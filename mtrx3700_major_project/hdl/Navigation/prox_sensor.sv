==> flow/design.v <==
`timescale 1ns/1ps
module prox_flag #(
    parameter int unsigned CLK_HZ            = 50_000_000,
    parameter int unsigned THRESH_CM         = 20,    
    parameter int unsigned PING_INTERVAL_MS  = 250    
)(
    input  logic clk,
    input  logic rst,         
    input  logic echo_in,     
    output logic trig,        
    output logic wall_close   
);
    localparam int unsigned TEN_US_TICKS  = (CLK_HZ / 100_000);  
    localparam int unsigned WAIT_TIMEOUT_US = 25_000;
    localparam int unsigned WAIT_TIMEOUT_T  = (CLK_HZ / 1_000_000) * WAIT_TIMEOUT_US;
    localparam int unsigned PING_TICKS = (CLK_HZ / 1000) * PING_INTERVAL_MS;
    localparam int unsigned THRESH_TICKS =
        (THRESH_CM * CLK_HZ + 17_000 - 1) / 17_000;
    logic echo_meta, echo_sync;
    always_ff @(posedge clk) begin
        echo_meta <= echo_in;
        echo_sync <= echo_meta;
    end
    typedef enum logic [2:0] { S_IDLE, S_TRIGGER, S_WAIT, S_COUNTECHO, S_DECIDE } state_e;
    state_e state_q, state_d;
    logic [$clog2(TEN_US_TICKS  )-1:0] trig_cnt_q, trig_cnt_d;
    logic [$clog2(WAIT_TIMEOUT_T)-1:0] wait_cnt_q, wait_cnt_d;
    logic [$clog2(PING_TICKS    )-1:0] ping_cnt_q, ping_cnt_d;
    logic [21:0] echo_ticks_q, echo_ticks_d;
    logic no_echo_q, no_echo_d;
    assign trig = (state_q == S_TRIGGER);
    wire ping_fire = (ping_cnt_q == PING_TICKS-1);
    always_comb begin
        state_d      = state_q;
        trig_cnt_d   = trig_cnt_q;
        wait_cnt_d   = wait_cnt_q;
        ping_cnt_d   = ping_cnt_q;
        echo_ticks_d = echo_ticks_q;
        no_echo_d    = no_echo_q;
        if (state_q != S_TRIGGER) trig_cnt_d = '0;
        if (state_q != S_WAIT)    wait_cnt_d = '0;
        if (state_q == S_IDLE)
            ping_cnt_d = ping_fire ? '0 : ping_cnt_q + 1'b1;
        unique case (state_q)
            S_IDLE: begin
                echo_ticks_d = '0;
                if (ping_fire) begin
                    state_d   = S_TRIGGER;
                    no_echo_d = 1'b1;
                end
            end
            S_TRIGGER: begin
                trig_cnt_d = trig_cnt_q + 1'b1;
                if (trig_cnt_q == TEN_US_TICKS-1)
                    state_d = S_WAIT;
            end
            S_WAIT: begin
                wait_cnt_d = wait_cnt_q + 1'b1;
                if (echo_sync) begin
                    state_d   = S_COUNTECHO;
                    no_echo_d = 1'b0;
                end else if (wait_cnt_q == WAIT_TIMEOUT_T-1) begin
                    state_d   = S_DECIDE;  
                    no_echo_d = 1'b1;
                end
            end
            S_COUNTECHO: begin
                echo_ticks_d = echo_ticks_q + (echo_sync ? 22'd1 : 22'd0);
                if (!echo_sync)
                    state_d = S_DECIDE;
            end
            S_DECIDE: begin
                state_d = S_IDLE;
            end
            default: state_d = S_IDLE;
        endcase
    end
    always_ff @(posedge clk) begin
        if (rst) begin
            state_q      <= S_IDLE;
            trig_cnt_q   <= '0;
            wait_cnt_q   <= '0;
            ping_cnt_q   <= '0;
            echo_ticks_q <= '0;
            no_echo_q    <= 1'b1;
            wall_close   <= 1'b0;
        end else begin
            state_q      <= state_d;
            trig_cnt_q   <= trig_cnt_d;
            wait_cnt_q   <= wait_cnt_d;
            ping_cnt_q   <= ping_cnt_d;
            echo_ticks_q <= echo_ticks_d;
            no_echo_q    <= no_echo_d;
            if (state_q == S_DECIDE) begin
                if (no_echo_q)
                    wall_close <= 1'b0;               
                else
                    wall_close <= (echo_ticks_q <= THRESH_TICKS);
            end
        end
    end
endmodule
Step by step through the tools: prox_flag
The steps from the RTL of prox_flag to its reports follow in flow order.
Line numbers count from 1 in the design file above.
Library cell names are shortened.
Not given: --
Inputs
  design top: prox_flag
  clock port: clk
  standard-cell library: sky130hd
  library corner: tt_025C_1v80

Elaborated design
Yosys after proc, flatten, opt, wreduce and memory -nomap, before mapping. Memory bits, and registers merged into a memory's read port (data or address), are not among the register bits. Print and check cells are not counted. Equal cells are merged and count once.
Storage and ports
  bits in registers: 83
  cells after elaboration: 52
Operators by class
  add/sub/neg operators: 4
  order comparisons: 1
  equal/unequal tests: 13
  muxes and demuxes: 18
  reductions and logical operators: 7
Operator list (number)
  parallel mux 22 bit (select 2 bit): 1
  2-to-1 mux 21 bit: 2
  adder 24 x 1 -> 24 bit with constant B: 1
  equality test 24 bit with constant B: 1
  2-to-1 mux 24 bit: 1
  adder 22 x 1 -> 22 bit: 1
  less-or-equal comparator 22 x 16 -> 1 bit with constant B: 1
  adder 21 x 1 -> 21 bit with constant B: 1
  equality test 21 bit with constant B: 1
  2-to-1 mux 9 bit: 2
  2-to-1 mux 3 bit: 5
  parallel mux 3 bit (select 4 bit): 1
  adder 9 x 1 -> 9 bit with constant B: 1
  equality test 9 bit with constant B: 1
  nonzero test 2 bit: 4
  equality test 3 x 2 -> 1 bit with constant B: 2
  2-to-1 mux 1 bit: 5
  != test 2 bit with constant B: 2
  AND reduction 4 bit: 1
  equality test 3 x 1 -> 1 bit with constant B: 1
  != test 3 x 1 -> 1 bit with constant B: 1
  != test 3 x 2 -> 1 bit with constant B: 1
  equality test 3 bit with constant B: 1
  != test 3 bit with constant B: 1
  logical NOT 3 bit: 1
  AND reduction 3 bit: 1
  != test 2 x 1 -> 1 bit with constant B: 1
  parallel mux 1 bit (select 2 bit): 1

Logic depth
Yosys ltp: most cells in a row. Word level: on the elaborated netlist, between registers, memories and ports. Mapped: between sequential cells and ports; inverters and the memories' decode and read muxes count.
Logic depth
  depth in word-level cells: 4
  ABC_AREA: 0
  mapped depth: 8

Mapped cells and area
Source: synth_stat.txt of the flow (Yosys; design flattened, memories mapped). It holds for the ABC_AREA given above (unset counts as 0); a run with the other value may have another netlist.
Synthesis totals
  cell count: 472
  mapped area: 4102.7 um^2
  sequential part of the area: 1701.6 um^2
  mapped flip-flops: 85
  buffers: 19
Cell types (number)
  dfxtp_1: 85
  nor2_1: 69
  xnor2_1: 19
  xor2_1: 18
  nand3_1: 28
  nand2_1: 35
  a21oi_1: 23
  and4_1: 10
  and3_1: 13
  nand4_1: 11
  nor3b_1: 9
  nor3_1: 13
  ha_1: 5
  nor4_1: 9
  o211ai_1: 7
  or3_1: 8
  a311oi_2: 3
  mux2_2: 4
Not listed: further types 41, cells in them 103.

Worst setup path after synthesis
OpenSTA on the mapped netlist: ideal clock, no wires. The path of least setup slack (recovery checks aside). Input and output delay are each 20% of the period. Register names are those of the netlist, which keeps one name where synthesis merged equal registers.
Timing post-synthesis
  path type: reg2reg
  start: reg echo_sync
  end: reg echo_ticks_q[16]
  clock period: 2050 ps
  library setup time: 132 ps
  time at the first pin: 0 ps
  data arrival time: 1651 ps
  required time: 1918 ps
  path slack: 266 ps
  path delay: 1783 ps
  driving pins on the path: 8
  buffers on the path: 1
  synthesis period reached: 1784 ps
"path delay" = arrival - input delay + setup time.
"driving pins on the path" counts driving pins, that of a launching flip-flop among them; a cell with two outputs on the path counts twice.
"synthesis period reached" = period - worst setup slack (recovery checks aside). The figure is calculated, with input and output delays left at 20% of the set period.
Between the ends stands the longest chain of elaborated cells between them, by number of cells; it is not shown to be the way that was timed. Of several equally long chains one is given.
A line is the first line of the expression or statement that the cell stems from. Yosys adds cells for indexed reads and writes and turns some case tables into memories.
On the way, post-synthesis
  cells stage by stage: dfxtp_1 -> ha_1 -> ha_1 -> and4_1 -> nand3_1 -> clkbuf_1 -> o311ai_0 -> a21oi_1
  length of the longest elaborated chain: 3
  elaborated cells on any way between the ends: 3
Ends and longest elaborated chain, post-synthesis
  from (decl): line 19  | logic echo_meta, echo_sync;
  from (assign): line 22  | echo_sync <= echo_meta;
  2-to-1 mux 1 bit: line 68  | echo_ticks_d = echo_ticks_q + (echo_sync ? 22'd1 : 22'd0);
  adder 22 x 1 -> 22 bit: line 68
  parallel mux 22 bit (select 2 bit): line 44  | unique case (state_q)
  to (assign): line 84  | echo_ticks_q <= '0;
  to (assign): line 92  | echo_ticks_q <= echo_ticks_d;
  to (decl): line 29  | logic [21:0] echo_ticks_q, echo_ticks_d;

Worst path after layout
From the final timing report of run 1: the path of least setup slack in the routed layout; clock arrival at registers is part of the times.
The path's times are printed in steps of 10 ps; the period is the one set.
Timing post-layout
  path type: reg2reg
  start: reg echo_sync
  end: reg echo_ticks_q[11]
  clock period: 1270 ps
  library setup time: 130 ps
  time at the first pin: 350 ps
  data arrival time: 1960 ps
  required time: 1490 ps
  path slack: -470 ps
  driving pins on the path: 7
  buffers on the path: 1
Between the ends stands the longest chain of elaborated cells between them, by number of cells; it is not shown to be the way that was timed. Of several equally long chains one is given.
On the way, post-layout
  cells stage by stage: dfxtp_2 -> ha_4 -> and3_4 -> nand3_4 -> buf_6 -> o311ai_0 -> a21oi_2
  length of the longest elaborated chain: 3
  elaborated cells on any way between the ends: 3
Ends and longest elaborated chain, post-layout
  from (decl): line 19  | logic echo_meta, echo_sync;
  from (assign): line 22  | echo_sync <= echo_meta;
  2-to-1 mux 1 bit: line 68  | echo_ticks_d = echo_ticks_q + (echo_sync ? 22'd1 : 22'd0);
  adder 22 x 1 -> 22 bit: line 68
  parallel mux 22 bit (select 2 bit): line 44  | unique case (state_q)
  to (assign): line 84  | echo_ticks_q <= '0;
  to (assign): line 92  | echo_ticks_q <= echo_ticks_d;
  to (decl): line 29  | logic [21:0] echo_ticks_q, echo_ticks_d;

## Implementation results

Stored flow runs of prox_flag (2 of them; Yosys, OpenROAD, sky130hd). They differ in their settings and are not a sequence. Constraints: input delay and output delay 20% of the set period each, output load 0.01 pF.
"achieved clock period" is the run's clock period less its worst setup slack. It is reckoned from that one timing run; input and output delays stay at 20% of the period that was set.
"power" is the tool's figure for a default switching activity; nothing was simulated.
[run 1] settings: period_ns=1.27, CORE_UTILIZATION=36, PLACE_DENSITY=0.65, CORE_MARGIN=5, GPL_ROUTABILITY_DRIVEN=0, CTS_CLUSTER_DIAMETER=265, CAP_MARGIN=25, SLEW_MARGIN=20, MAX_ROUTING_LAYER=met5
[run 1] result: chip area after synthesis (Yosys) 4102.7 um^2, die area 13631.7 um^2, standard-cell area of the final layout 6563.8 um^2, utilization 0.582, worst setup slack after layout -472 ps, total negative slack -22429 ps, worst hold slack 327 ps, power 6079 uW, achieved clock period 1742 ps
[run 2] settings: period_ns=1.89, CORE_UTILIZATION=67, PLACE_DENSITY_LB_ADDON=0.19, HOLD_SLACK_MARGIN=0.2, CORE_ASPECT_RATIO=1.04, TNS_END_PERCENT=90, GPL_TIMING_DRIVEN=0, GPL_ROUTABILITY_DRIVEN=0, CAP_MARGIN=15, CORE_MARGIN=2, SLEW_MARGIN=20
[run 2] result: chip area after synthesis (Yosys) 4102.7 um^2, die area 6765.2 um^2, standard-cell area of the final layout 4660.7 um^2, utilization 0.774, worst setup slack after layout -2 ps, total negative slack -2 ps, worst hold slack 332 ps, power 3558 uW, achieved clock period 1892 ps
