==> flow/design.v <==
`timescale 1ns/1ns
module vga_driver (
    input clk,  
    input rst,
	input [11:0] pixel,
   output logic hsync,
   output logic vsync,
   output logic [7:0] r,
   output logic [7:0] g,
   output logic [7:0] b,
	output logic VGA_BLANK_N,
	output logic VGA_SYNC_N,
	output logic ready
);
    localparam HVisibleArea  = 640;
    localparam HFrontPorch   = 16;
    localparam HSyncPulse    = 96;
    localparam HBackPorch    = 48;
    localparam HWholeLine    = HVisibleArea + HFrontPorch + HSyncPulse + HBackPorch;
    localparam VVisibleArea  = 480;
    localparam VFrontPorch   = 10;
    localparam VSyncPulse    = 2;
    localparam VBackPorch    = 33;
    localparam VTotalLines    = VVisibleArea + VFrontPorch + VSyncPulse + VBackPorch;
    localparam TotalPixels   = HWholeLine*VTotalLines;
    logic [$clog2(TotalPixels-1)+1:0]   pixel_count;
    logic [$clog2(VTotalLines-1)+1 :0]  line_count;
    typedef enum {HSYNC, HBACKPORCH, DISPLAY, HFRONTPORCH} states_t;
    states_t state, next_state;
    always_ff @(posedge clk) begin : sequential_logic
        if (rst) begin
            state <= HSYNC;
            pixel_count <= '0;
            line_count  <= '0;
        end
        else begin
            state       <= next_state;
            pixel_count <= (pixel_count != HWholeLine-1) ? (pixel_count + 1) : (0);
            line_count  <= (line_count != VTotalLines-1) ? ((pixel_count == HWholeLine-1) ? (line_count + 1) : (line_count)) : 0;
        end
    end : sequential_logic
    always_comb begin : next_state_logic
        case (state)
            HSYNC:       next_state = (pixel_count == HSyncPulse-1) ? (HBACKPORCH) : HSYNC;
            HBACKPORCH:  next_state = (pixel_count == (HBackPorch + HSyncPulse-1)) ? (DISPLAY) : (HBACKPORCH);
            DISPLAY:     next_state = (pixel_count == (HBackPorch + HSyncPulse + HVisibleArea-1)) ? (HFRONTPORCH) : (DISPLAY);
            HFRONTPORCH: next_state = (pixel_count == HWholeLine-1) ? (HSYNC) : (HFRONTPORCH);
            default: next_state = state;
        endcase
    end : next_state_logic
    always_comb begin : output_logic
        hsync = 1;
        r = '0;
        g = '0;
        b = '0;
        case (state)
            HSYNC:       begin
                hsync = 0;
            end
            DISPLAY:     begin
                r = {2{pixel[11:8]}}; 
                g = {2{pixel[7:4]}};
                b = {2{pixel[3:0]}};
            end
        endcase
    end : output_logic
	 assign vsync = ((line_count >= (VVisibleArea + VFrontPorch))   && (line_count < (VVisibleArea + VFrontPorch + VSyncPulse))) ? 0 : 1;
	 wire HDISPLAY = (pixel_count >= (HBackPorch + HSyncPulse-2))   && (pixel_count <= (HBackPorch + HSyncPulse + HVisibleArea-3)); 
	 wire VDISPLAY = line_count >= (VSyncPulse+VBackPorch)          && line_count < (VSyncPulse+VBackPorch+VVisibleArea);
	 assign ready       = HDISPLAY && VDISPLAY;
	 assign VGA_BLANK_N = ready;
	 assign VGA_SYNC_N  = 1'b0;
endmodule
# From RTL to reports: vga_driver
# Tool output for the design above, in the order of the flow.
# Line numbers count from 1 in the design file above.
# Library cell names are shortened.
# Not given: -
# setup
top_module,vga_driver
clk_port,clk
cell_library,sky130hd
pvt_corner,tt_025C_1v80

# Elaborated design
# Source: Yosys, flattened and elaborated, memories not mapped. Widths are those after wreduce. Registers that Yosys merges into a memory's read port (data or address) are not register bits. Print and check cells do not count. Equal cells are merged and count once.
# bits
reg_bits,65
in_bits,14
elab_cells,40
# op_classes
add_sub_neg,2
n_cmp,6
eq_ne,9
muxes,10
bitwise,2
n_reduce_logical,8
# ops
cell,count
parallel mux 32 bit (select 4 bit),1
== test 32 x 2 -> 1 bit (second input constant),2
== test 21 x 10 -> 1 bit (second input constant),2
== test 32 x 1 -> 1 bit (second input constant),1
logical NOT 32 bit,1
two-way mux 8 bit,3
adder 21 x 1 -> 21 bit (second input constant),1
<= comparator 21 x 10 -> 1 bit (second input constant),1
!= test 21 x 10 -> 1 bit (second input constant),1
== test 21 x 7 -> 1 bit (second input constant),1
>= comparator 21 x 8 -> 1 bit (second input constant),1
== test 21 x 8 -> 1 bit (second input constant),1
adder 12 x 1 -> 12 bit (second input constant),1
less-than comparator 12 x 10 -> 1 bit (second input constant),1
!= test 12 x 10 -> 1 bit (second input constant),1
>= comparator 12 x 6 -> 1 bit (second input constant),1
>= comparator 12 x 9 -> 1 bit (second input constant),1
less-than comparator 12 x 9 -> 1 bit (second input constant),1
logical AND 1 bit,4
OR reduction 2 bit,2
nonzero test 4 bit,1
two-way mux 2 bit,2
two-way mux 1 bit,4
inverter 1 bit,2

# Logic depth
# Depth = most cells in a row (Yosys ltp): at word level without a register or memory, in the mapped netlist without a sequential cell, where the memories' decode and read muxes count.
# depth
word_depth,3
ABC_AREA,0
depth_mapped,7

# Synthesis result
# Source: synth_stat.txt of the flow (Yosys; design flattened, memories mapped). It holds for the ABC_AREA given above (unset counts as 0); a run with the other value may have another netlist.
# synth_totals
mapped_cells,262
mapped_area_um2,2200.9
flip_flops,37
n_buf,27
# by_type
cell,count,area_total_um2
dfxtp_1,37,740.71
buf_4,15,112.608
a21oi_1,21,105.101
or4_1,13,97.594
xor2_1,11,96.342
and2_1,15,93.84
o31ai_1,12,90.086
ha_1,6,75.072
nor2_1,20,75.072
nand3_1,12,60.058
nand2_1,15,56.304
nand4_1,9,56.304
and4_1,6,52.55
o21ai_0,10,50.048
or3_1,8,50.048
and3_1,6,37.536
buf_6,3,33.782
inv_1,7,26.275
# Not listed: further types 26, cells in them 36.

# Worst setup path after synthesis
# OpenSTA on the mapped netlist: ideal clock, no wires. The path of least setup slack (recovery checks aside). Input and output delay are each 20% of the period. Register names are those of the netlist, which keeps one name where synthesis merged equal registers.
# synth_path
kind,register -> output
from,register pixel_count[12]
to,output port ready
clock_period_ns,2.52
out_delay_ns,0.504
t_first_pin_ns,0.000
arrival_time_ns,1.748
t_required_ns,2.016
slack_ns,0.268
path_delay_ns,1.748
stages,6
n_path_buf,1
synth_period_reached_ns,2.252
# "path_delay_ns" is the arrival time less input delay plus setup time.
# At an output port there is no setup time.
# "stages": output pins that drive a net of the path, with the launching flip-flop's if there is one; two outputs of one cell count as two.
# "synth_period_reached_ns" = period - worst setup slack (recovery checks aside). The figure is calculated, with input and output delays left at 20% of the set period.
# The rows between start and end are the longest chain of elaborated cells between them; the timing report does not say that the signal goes this way. Where chains are equally long, one stands for them.
# A line is the first line of the expression or statement that the cell stems from. Yosys adds cells for indexed reads and writes and turns some case tables into memories.
# synth_via
cell_sequence,dfxtp_1 -> nor4_4 -> nand3_1 -> a2111o_1 -> a211oi_1 -> buf_4
elab_chain_len,3
# synth_rtl
element,line_no,rtl
start: declaration,26,logic [$clog2(TotalPixels-1)+1:0]   pixel_count;
start: assignment,33,pixel_count <= '0;
start: assignment,38,pixel_count <= (pixel_count != HWholeLine-1) ? (pixel_count + 1) : (0);
>= comparator 21 x 8 -> 1 bit,68,wire HDISPLAY = (pixel_count >= (HBackPorch + HSyncPulse-2)) && (pixel_count <= (HBackPorch + HSyncPulse + HVi ...
logical AND 1 bit,68,
logical AND 1 bit,70,assign ready = HDISPLAY && VDISPLAY;
end: declaration,13,output logic ready
# Some nets on the timed path still bear RTL names; the line given drives or declares the net.
# synth_nets
net,line_no
VGA_BLANK_N,70

# Worst path after layout
# Path of least setup slack in the final report of job 1 (OpenROAD, finished layout, wires in). Where an end is a register, its clock arrival counts in the times.
# layout_path
kind,register -> output
from,register line_count[1]
to,output port ready
clock_period_ns,2.77
out_delay_ns,0.55
t_first_pin_ns,0.29
arrival_time_ns,2.17
t_required_ns,2.22
slack_ns,0.04
stages,8
n_path_buf,2
# The rows between start and end are the longest chain of elaborated cells between them; the timing report does not say that the signal goes this way. Where chains are equally long, one stands for them.
# layout_via
cell_sequence,dfxtp_1 -> ha_1 -> nor3_1 -> mux2_2 -> o22ai_1 -> a211oi_2 -> buf_4 -> dlygate4sd2_1
elab_chain_len,3
# layout_rtl
element,line_no,rtl
start: declaration,27,logic [$clog2(VTotalLines-1)+1 :0]  line_count;
start: assignment,34,line_count  <= '0;
start: assignment,39,line_count  <= (line_count != VTotalLines-1) ? ((pixel_count == HWholeLine-1) ? (line_count + 1) : (line_count ...
>= comparator 12 x 6 -> 1 bit,69,wire VDISPLAY = line_count >= (VSyncPulse+VBackPorch) && line_count < (VSyncPulse+VBackPorch+VVisibleArea);
logical AND 1 bit,69,
logical AND 1 bit,70,assign ready = HDISPLAY && VDISPLAY;
end: declaration,13,output logic ready

# Measured results for vga_driver: 2 stored runs of the Yosys and OpenROAD flow on sky130hd. The settings differ; the order carries no meaning. The constraints put input and output delay at 20% of the set period each and load the outputs with 0.01 pF.
# "achieved_period_ns" is the run's clock period less its worst setup slack. It is reckoned from that one timing run; input and output delays stay at 20% of the period that was set.
# "total_power_mw" rests on the timing tool's default activity at the inputs, not on a simulated workload.
# Among the settings, - means not set for that run.
stored run,period_ns,CORE_UTILIZATION,SETUP_SLACK_MARGIN,PLACE_DENSITY_LB_ADDON,CORE_MARGIN,CELL_PAD_IN_SITES_GLOBAL_PLACEMENT,TNS_END_PERCENT,ABC_AREA,GPL_TIMING_DRIVEN,CTS_CLUSTER_SIZE,CTS_CLUSTER_DIAMETER,CAP_MARGIN,SLEW_MARGIN,PLACE_DENSITY,CORE_ASPECT_RATIO,CELL_PAD_IN_SITES_DETAIL_PLACEMENT,GPL_ROUTABILITY_DRIVEN,ys_area_um2,die_area_um2,utilization_pct,worstSetupSlack_ns,total_negative_slack_ns,total_power_mw,achieved_period_ns
job 1,2.77,24,-0.16,0.07,6,1,10,0,0,81,305,20,20,-,-,-,-,2200.9,11612.2,32.6,0.042,0.000,0.9840,2.728
job 2,4.14,24,-0.31,-,8,3,-,-,0,-,-,20,25,0.6,0.76,1,1,2200.9,12519.1,32.4,0.662,0.000,0.7777,3.478
