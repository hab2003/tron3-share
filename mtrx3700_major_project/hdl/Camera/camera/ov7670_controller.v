==> flow/design.v <==
module i2c_sender(
input wire clk,
inout reg siod,
output reg sioc,
output reg taken,
input wire send,
input wire [7:0] id,
input wire [7:0] reg_,
input wire [7:0] value
);
reg [7:0] divider = 8'b00000001;   
reg [31:0] busy_sr = 1'b0;
reg [31:0] data_sr = 1'b1;
  always @(busy_sr, data_sr[31]) begin
    if(busy_sr[11:10] == 2'b10 || busy_sr[20:19] == 2'b10 || busy_sr[29:28] == 2'b10) begin
      siod <= 1'bZ;
    end
    else begin
      siod <= data_sr[31];
    end
  end
  always @(posedge clk) begin
    taken <= 1'b0;
    if(busy_sr[31] == 1'b0) begin
      sioc <= 1'b1;
      if(send == 1'b1) begin
        if(divider == 8'b00000000) begin
          data_sr <= {3'b100,id,1'b0,reg_,1'b0,value,1'b0,2'b01};
          busy_sr <= {3'b111,9'b111111111,9'b111111111,9'b111111111,2'b11};
          taken <= 1'b1;
        end
        else begin
          divider <= divider + 1;
        end
      end
    end
    else begin
      case({busy_sr[32 - 1:32 - 3],busy_sr[2:0]})
      {3'b111,3'b111} : begin  
        case(divider[7:6])
        2'b00 : begin
          sioc <= 1'b1;
        end
        2'b01 : begin
          sioc <= 1'b1;
        end
        2'b10 : begin
          sioc <= 1'b1;
        end
        default : begin
          sioc <= 1'b1;
        end
        endcase
      end
      {3'b111,3'b110} : begin  
        case(divider[7:6])
        2'b00 : begin
          sioc <= 1'b1;
        end
        2'b01 : begin
          sioc <= 1'b1;
        end
        2'b10 : begin
          sioc <= 1'b1;
        end
        default : begin
          sioc <= 1'b1;
        end
        endcase
      end
      {3'b111,3'b100} : begin  
        case(divider[7:6])
        2'b00 : begin
          sioc <= 1'b0;
        end
        2'b01 : begin
          sioc <= 1'b0;
        end
        2'b10 : begin
          sioc <= 1'b0;
        end
        default : begin
          sioc <= 1'b0;
        end
        endcase
      end
      {3'b110,3'b000} : begin  
        case(divider[7:6])
        2'b00 : begin
          sioc <= 1'b0;
        end
        2'b01 : begin
          sioc <= 1'b1;
        end
        2'b10 : begin
          sioc <= 1'b1;
        end
        default : begin
          sioc <= 1'b1;
        end
        endcase
      end
      {3'b100,3'b000} : begin  
        case(divider[7:6])
        2'b00 : begin
          sioc <= 1'b1;
        end
        2'b01 : begin
          sioc <= 1'b1;
        end
        2'b10 : begin
          sioc <= 1'b1;
        end
        default : begin
          sioc <= 1'b1;
        end
        endcase
      end
      {3'b000,3'b000} : begin  
        case(divider[7:6])
        2'b00 : begin
          sioc <= 1'b1;
        end
        2'b01 : begin
          sioc <= 1'b1;
        end
        2'b10 : begin
          sioc <= 1'b1;
        end
        default : begin
          sioc <= 1'b1;
        end
        endcase
      end
      default : begin
        case(divider[7:6])
        2'b00 : begin
          sioc <= 1'b0;
        end
        2'b01 : begin
          sioc <= 1'b1;
        end
        2'b10 : begin
          sioc <= 1'b1;
        end
        default : begin
          sioc <= 1'b0;
        end
        endcase
      end
      endcase
      if(divider == 8'b11111111) begin
        busy_sr <= {busy_sr[32 - 2:0],1'b0};
        data_sr <= {data_sr[32 - 2:0],1'b1};
        divider <= {8{1'b0}};
      end
      else begin
        divider <= divider + 1;
      end
    end
  end
endmodule
module ov7670_controller(
    input wire clk,
    input wire resend,
    output wire config_finished,
    output wire sioc,
    inout wire siod,
    output wire reset,
    output wire pwdn,
    output wire xclk
);
reg sys_clk = 1'b0;
wire [15:0] command;
wire finished;
wire taken;
wire send_active;
parameter camera_address = 8'h42;
localparam integer DELAY_CYCLES = 5_000_000;
reg [22:0] delay_counter = 0;
reg delay_done = 0;
always @(posedge clk) begin
    if (!delay_done) begin
        if (delay_counter < DELAY_CYCLES - 1)
            delay_counter <= delay_counter + 1;
        else
            delay_done <= 1;
    end
end
assign config_finished = finished;
assign send_active = delay_done && ~finished;
i2c_sender Inst_i2c_sender(
    .clk(clk),
    .taken(taken),
    .siod(siod),
    .sioc(sioc),
    .send(send_active),
    .id(camera_address),
    .reg_(command[15:8]),
    .value(command[7:0])
);
assign reset = 1'b1;   
assign pwdn  = 1'b0;   
assign xclk  = sys_clk;
ov7670_registers Inst_ov7670_registers(
    .clk(clk),
    .advance(taken),
    .command(command),
    .finished(finished),
    .resend(resend)
);
always @(posedge clk) begin
    sys_clk <= ~sys_clk;
end
endmodule
module ov7670_registers(
input wire clk,
input wire resend,
input wire advance,
output wire [15:0] command,
output reg finished
);
reg [15:0] sreg;
reg [7:0] address = 1'b0;
  assign command = sreg;
  always @(*) begin
    case(sreg)
      16'hFFFF : finished <= 1'b1;
      default : finished <= 1'b0;
    endcase
  end
  always @(posedge clk) begin
    if(resend == 1'b1) begin
      address <= {8{1'b0}};
    end
    else if(advance == 1'b1) begin
      address <= (address) + 1;
    end
    case(address)
    8'h00 : begin
      sreg <= 16'h1280;
    end
    8'h01 : begin
      sreg <= 16'h1280;
    end
    8'h02 : begin
      sreg <= 16'h1204;
    end
    8'h03 : begin
      sreg <= 16'h1140;  
    end
    8'h04 : begin 
      sreg <= 16'h0C00;
    end
    8'h05 : begin
      sreg <= 16'h3E00;
    end
    8'h06 : begin
      sreg <= 16'h8C02;
    end
    8'h07 : begin
      sreg <= 16'h0400;
    end
    8'h08 : begin
      sreg <= 16'h4010;
    end
    8'h09 : begin
      sreg <= 16'h3a04;
    end
    8'h0A : begin
      sreg <= 16'h1448;
    end
    8'h0B : begin
      sreg <= 16'h4f40;
    end
    8'h0C : begin
      sreg <= 16'h5034;
    end
    8'h0D : begin
      sreg <= 16'h510C;
    end
    8'h0E : begin
      sreg <= 16'h5217;
    end
    8'h0F : begin
      sreg <= 16'h5329;
    end
    8'h10 : begin
      sreg <= 16'h5440;
    end
    8'h11 : begin
      sreg <= 16'h581e;
    end
    8'h12 : begin
      sreg <= 16'h3dc0;
    end
    8'h13 : begin
      sreg <= 16'h1100;
    end
    8'h14 : begin
      sreg <= 16'h1711;
    end
    8'h15 : begin
      sreg <= 16'h1861;
    end
    8'h16 : begin
      sreg <= 16'h32A4;
    end
    8'h17 : begin
      sreg <= 16'h1903;
    end
    8'h18 : begin
      sreg <= 16'h1A7b;
    end
    8'h19 : begin
      sreg <= 16'h030a;
    end
    8'h1A : begin
      sreg <= 16'h0e61;
    end
    8'h1B : begin
      sreg <= 16'h0f4b;
    end
    8'h1C : begin
      sreg <= 16'h1602;
    end
    8'h1D : begin
      sreg <= 16'h1e37;
    end
    8'h1E : begin
      sreg <= 16'h2102;
    end
    8'h1F : begin
      sreg <= 16'h2291;
    end
    8'h20 : begin
      sreg <= 16'h2907;
    end
    8'h21 : begin
      sreg <= 16'h330b;
    end
    8'h22 : begin
      sreg <= 16'h350b;
    end
    8'h23 : begin
      sreg <= 16'h371d;
    end
    8'h24 : begin
      sreg <= 16'h3871;
    end
    8'h25 : begin
      sreg <= 16'h392a;
    end
    8'h26 : begin
      sreg <= 16'h3c78;
    end
    8'h27 : begin
      sreg <= 16'h4d40;
    end
    8'h28 : begin
      sreg <= 16'h4e20;
    end
    8'h29 : begin
		sreg <= 16'h6900;
    end
    8'h2A : begin
      sreg <= 16'h6b4a;
    end
    8'h2B : begin
      sreg <= 16'h7410;
    end
    8'h2C : begin
      sreg <= 16'h8d4f;
    end
    8'h2D : begin
      sreg <= 16'h8e00;
    end
    8'h2E : begin
      sreg <= 16'h8f00;
    end
    8'h2F : begin
      sreg <= 16'h9000;
    end
    8'h30 : begin
      sreg <= 16'h9100;
    end
    8'h31 : begin
      sreg <= 16'h9600;
    end
    8'h32 : begin
      sreg <= 16'h9a00;
    end
    8'h33 : begin
      sreg <= 16'hb084;
    end
    8'h34 : begin
      sreg <= 16'hb10c;
    end
    8'h35 : begin
      sreg <= 16'hb20e;
    end
    8'h36 : begin
      sreg <= 16'hb382;
    end
    8'h37 : begin
      sreg <= 16'hb80a;
    end
    8'h38 : begin
		sreg <= 16'h7100;
    end
    8'h39 : begin
		sreg <= 16'ha202;
    end
    default : begin
      sreg <= 16'hffff;
    end
    endcase
  end
endmodule
# Tool chain data of ov7670_controller
# The steps from the RTL of ov7670_controller to its reports follow in flow order.
# Line numbers count from 1 in the design file above.
# Operators: Yosys type, input widths -> output width; for muxes data width and select width s.
# Library cell names are shortened.
# Not given: n/a
dict set report design {
  top {ov7670_controller}
  clk_port {clk}
  cell_library {sky130hd}
  pvt_corner {tt_025C_1v80}
}

# Word-level counts
# Counts by Yosys on the flattened word-level netlist (proc, flatten, opt, wreduce; memories kept). Register bits leave out memories and registers merged into their read ports (data or address). Print and check cells are left out. Cells with the same type and inputs are merged into one.
# Memory sizes are those after Yosys's memory passes, which may raise the word count (mostly to a power of two), join words into wider ones and drop unused or constant bits.
dict set report op_classes {
  n_addsub 3
  compare 1
  equal 14
  n_mux 19
  bitwise 4
  reduce_logical 16
}
# op count
set op_table {}
lappend op_table {{$mux 32} 8}
lappend op_table {{$mux 8} 4}
lappend op_table {{$eq 6x6->1 const B} 5}
lappend op_table {{$add 23x1->23 const B} 1}
lappend op_table {{$lt 23x23->1 const B} 1}
lappend op_table {{$eq 16x16->1 const B} 1}
lappend op_table {{$add 8x1->8 const B} 2}
lappend op_table {{$eq 2x2->1 const B} 4}
lappend op_table {{$eq 8x8->1 const B} 1}
lappend op_table {{$logic_not 8->1} 1}
lappend op_table {{$logic_not 6->1} 1}
lappend op_table {{$mux 1} 6}
lappend op_table {{$not 1->1} 4}
lappend op_table {{$logic_not 2->1} 2}
lappend op_table {{$reduce_and 2->1} 2}
lappend op_table {{$reduce_bool 2->1} 2}
lappend op_table {{$reduce_or 2->1} 2}
lappend op_table {{$reduce_or 4->1} 1}
lappend op_table {{$reduce_and 3->1} 1}
lappend op_table {{$pmux 1 s3} 1}
lappend op_table {{$logic_or 1x1->1} 2}
lappend op_table {{$eq 2x1->1 const B} 1}
lappend op_table {{$ne 2x1->1 const B} 1}
lappend op_table {{$ne 2x2->1 const B} 1}
lappend op_table {{$logic_and 1x1->1} 1}
lappend op_table {{$logic_not 1->1} 1}
dict set report bits {
  ff_bits 107
  romBits 1024
  clocked_rd_ports_x_width 16
  memories 1
  in_bits 2
  out_inout_bits 6
}
# name size width rd write_ports line
set mem_list {}
lappend mem_list {{(name not given)} 64 16 1 0 239} ;# case(address)

# Depth
# Yosys ltp: most cells in a row. Word level: on the elaborated netlist, between registers, memories and ports. Mapped: between sequential cells and ports; inverters and the memories' decode and read muxes count.
dict set report depth {
  word_depth 6
  ABC_AREA 0
  mapped_depth 9
  depth_no_buf 6
}

# Synthesis result
# The flow's flattened synthesis, as Yosys stat reports it; memories are mapped. The netlist is that of the ABC_AREA named above (0 if unset); the other value can give another one.
dict set report mapped {
  mapped_cells 572
  synth_area_um2 6393.6
  seq_area_um2 3373.2
  ffs 122
  buf_cells 44
}
# cell count
set types {}
lappend types {edfxtp_1 93}
lappend types {dfxtp_1 29}
lappend types {a21o_1 32}
lappend types {ha_1 19}
lappend types {mux2_2 19}
lappend types {xnor2_1 21}
lappend types {o21ai_0 27}
lappend types {nand2_1 28}
lappend types {nor2_1 27}
lappend types {a21oi_1 20}
lappend types {buf_2 20}
lappend types {nand4_1 16}
lappend types {xor2_1 10}
lappend types {nand3_1 17}
lappend types {and2_1 13}
lappend types {nor2b_1 13}
lappend types {mux2i_1 8}
lappend types {inv_1 21}
# Other cell types: 40; their cells: 139.
# By module: a second synthesis without flattening, with its own total; a netlist apart from the flattened one above.
dict set report unflattened {
  hier_cells 559
  area_unflattened_um2 6511.2
}
# Rows give one instance, submodules left out.
# mod instances n_cells mod_area_um2 mod_seq_area_um2
set by_module {}
lappend by_module {i2c_sender 1 192 3085.5 2162.1}
lappend by_module {ov7670_registers 1 266 2115.8 480.5}
lappend by_module {ov7670_controller 1 101 1310.0 730.7}

# Path before layout
# Source: OpenSTA report_checks on the synthesized netlist (no wires, ideal clock, input and output delay 20% of the period each), path of least setup slack; recovery checks are left aside. Register names are those of the netlist, which keeps one name where synthesis merged equal registers.
dict set report synth_timing {
  path_kind {reg-to-reg}
  startpoint {register Inst_i2c_sender.divider[6]}
  endpoint {register Inst_i2c_sender.busy_sr[0]}
  tclk_ns 3.82
  setup_time_ns 0.393
  t_first_pin_ns 0.000
  arrival_ns 2.080
  required_ns 3.427
  slack_ns 1.347
  delay_ns 2.473
  path_stages 7
  path_buffers 0
  period_less_setup_slack_ns 2.473
}
# "delay_ns" = arrival - input delay + setup time.
# "path_stages" counts driving pins, that of a launching flip-flop among them; a cell with two outputs on the path counts twice.
# "period_less_setup_slack_ns" = period - worst setup slack (recovery checks aside). The figure is calculated, with input and output delays left at 20% of the set period.
# Between the ends stands the longest chain of elaborated cells between them, by number of cells; it is not shown to be the way that was timed. Of several equally long chains one is given.
# Each line given opens the expression or statement behind the cell; cells for indexed reads and writes are added by Yosys, which also makes memories of some case tables.
# A register here has more assigning lines than the two given.
# Only ways into the end's enable, where the timed path ends, are counted here.
dict set report synth_between {
  cell_sequence {edfxtp_1 -> inv_1 -> ha_1 -> nor4bb_1 -> nand2_1 -> nor2_1 -> or2_2}
  elab_chain_cells 3
  cells_between 5
  lines_between 2
  cone_classes {eq/ne (2); reduce/logical (3)}
}
# element line
set synth_rtl {}
lappend synth_rtl {{start: declaration} 11} ;# reg [7:0] divider = 8'b00000001;
lappend synth_rtl {{start: assignment} 33} ;# divider <= divider + 1;
lappend synth_rtl {{start: assignment} 158} ;# divider <= divider + 1;
lappend synth_rtl {{$logic_not 8->1} 27} ;# if(divider == 8'b00000000) begin
lappend synth_rtl {{$reduce_bool 2->1} n/a}
lappend synth_rtl {{$reduce_and 3->1} n/a}
lappend synth_rtl {{end: assignment} 29} ;# busy_sr <= {3'b111,9'b111111111,9'b111111111,9'b111111111,2'b11};
lappend synth_rtl {{end: assignment} 153} ;# busy_sr <= {busy_sr[32 - 2:0],1'b0};
lappend synth_rtl {{end: declaration} 12} ;# reg [31:0] busy_sr = 1'b0;

# Worst path after layout
# Path of least setup slack in the final report of entry A (OpenROAD, finished layout, wires in). Where an end is a register, its clock arrival counts in the times.
dict set report layout_timing {
  path_kind {reg-to-reg}
  startpoint {register Inst_i2c_sender.divider[6]}
  endpoint {register (no name shown)}
  tclk_ns 4.6
  setup_time_ns 0.29
  t_first_pin_ns 0.50
  arrival_ns 3.14
  required_ns 4.81
  slack_ns 1.67
  path_stages 9
  path_buffers 2
}
# A register here has more assigning lines than the two given.
dict set report layout_between {
  cell_sequence {edfxtp_1 -> inv_1 -> ha_1 -> nor4bb_1 -> nand2_1 -> nor2_2 -> buf_4 -> or2_4 -> buf_4}
}
# element line
set layout_rtl {}
lappend layout_rtl {{start: declaration} 11} ;# reg [7:0] divider = 8'b00000001;
lappend layout_rtl {{start: assignment} 33} ;# divider <= divider + 1;
lappend layout_rtl {{start: assignment} 158} ;# divider <= divider + 1;
# Chain of elaborated cells between the ends: none given.

; ov7670_controller through Yosys and OpenROAD on sky130hd: 2 stored runs, unordered, with their settings and measured results. The constraints put input and output delay at 20% of the set period each and load the outputs with 0.01 pF.
; By "achieved_clock_period_ns" is meant the clock period of the run minus its worst setup slack. This is arithmetic on one report: input and output delays are still those of the set period (20% each).
; "worst_path_ns" is the time allowed to the run's worst setup path (the clock period less input and output delay, where it has them) less its slack. Clock arrival times count: a late capture clock shortens it, a late launch clock lengthens it.
; "total_power_mw": no workload was simulated; the value follows from the tool's default switching activity.

[entry A: settings]
period_ns = 4.6
CORE_UTILIZATION = 66
PLACE_DENSITY_LB_ADDON = 0.27
HOLD_SLACK_MARGIN = 0.29
CELL_PAD_IN_SITES_GLOBAL_PLACEMENT = 0
CTS_CLUSTER_SIZE = 13
CTS_CLUSTER_DIAMETER = 361
SLEW_MARGIN = 40
MAX_ROUTING_LAYER = met5
CAP_MARGIN = 20
CORE_MARGIN = 2
[entry A: results]
final_setup_ws_ns = 1.670
worst_hold_slack_ns = 0.377
finish.stdcell_area_um2 = 7016.7
layout_utilization_pct = 75.2
die_footprint_um2 = 10490.9
total_power_mw = 2.389
achieved_clock_period_ns = 2.930
yosys.chip_area_um2 = 6393.6
setupTns_ns = 0.000
worst_path_ns = 2.93
path_kind = reg-to-reg

[entry B: settings]
period_ns = 2.67
CORE_UTILIZATION = 66
SETUP_SLACK_MARGIN = -0.17
PLACE_DENSITY = 0.65
CORE_MARGIN = 6
CELL_PAD_IN_SITES_GLOBAL_PLACEMENT = 3
TNS_END_PERCENT = 70
ABC_AREA = 1
GPL_ROUTABILITY_DRIVEN = 1
CAP_MARGIN = 20
SLEW_MARGIN = 20
[entry B: results]
outcome = not finished: placement ended with error GPL-0301
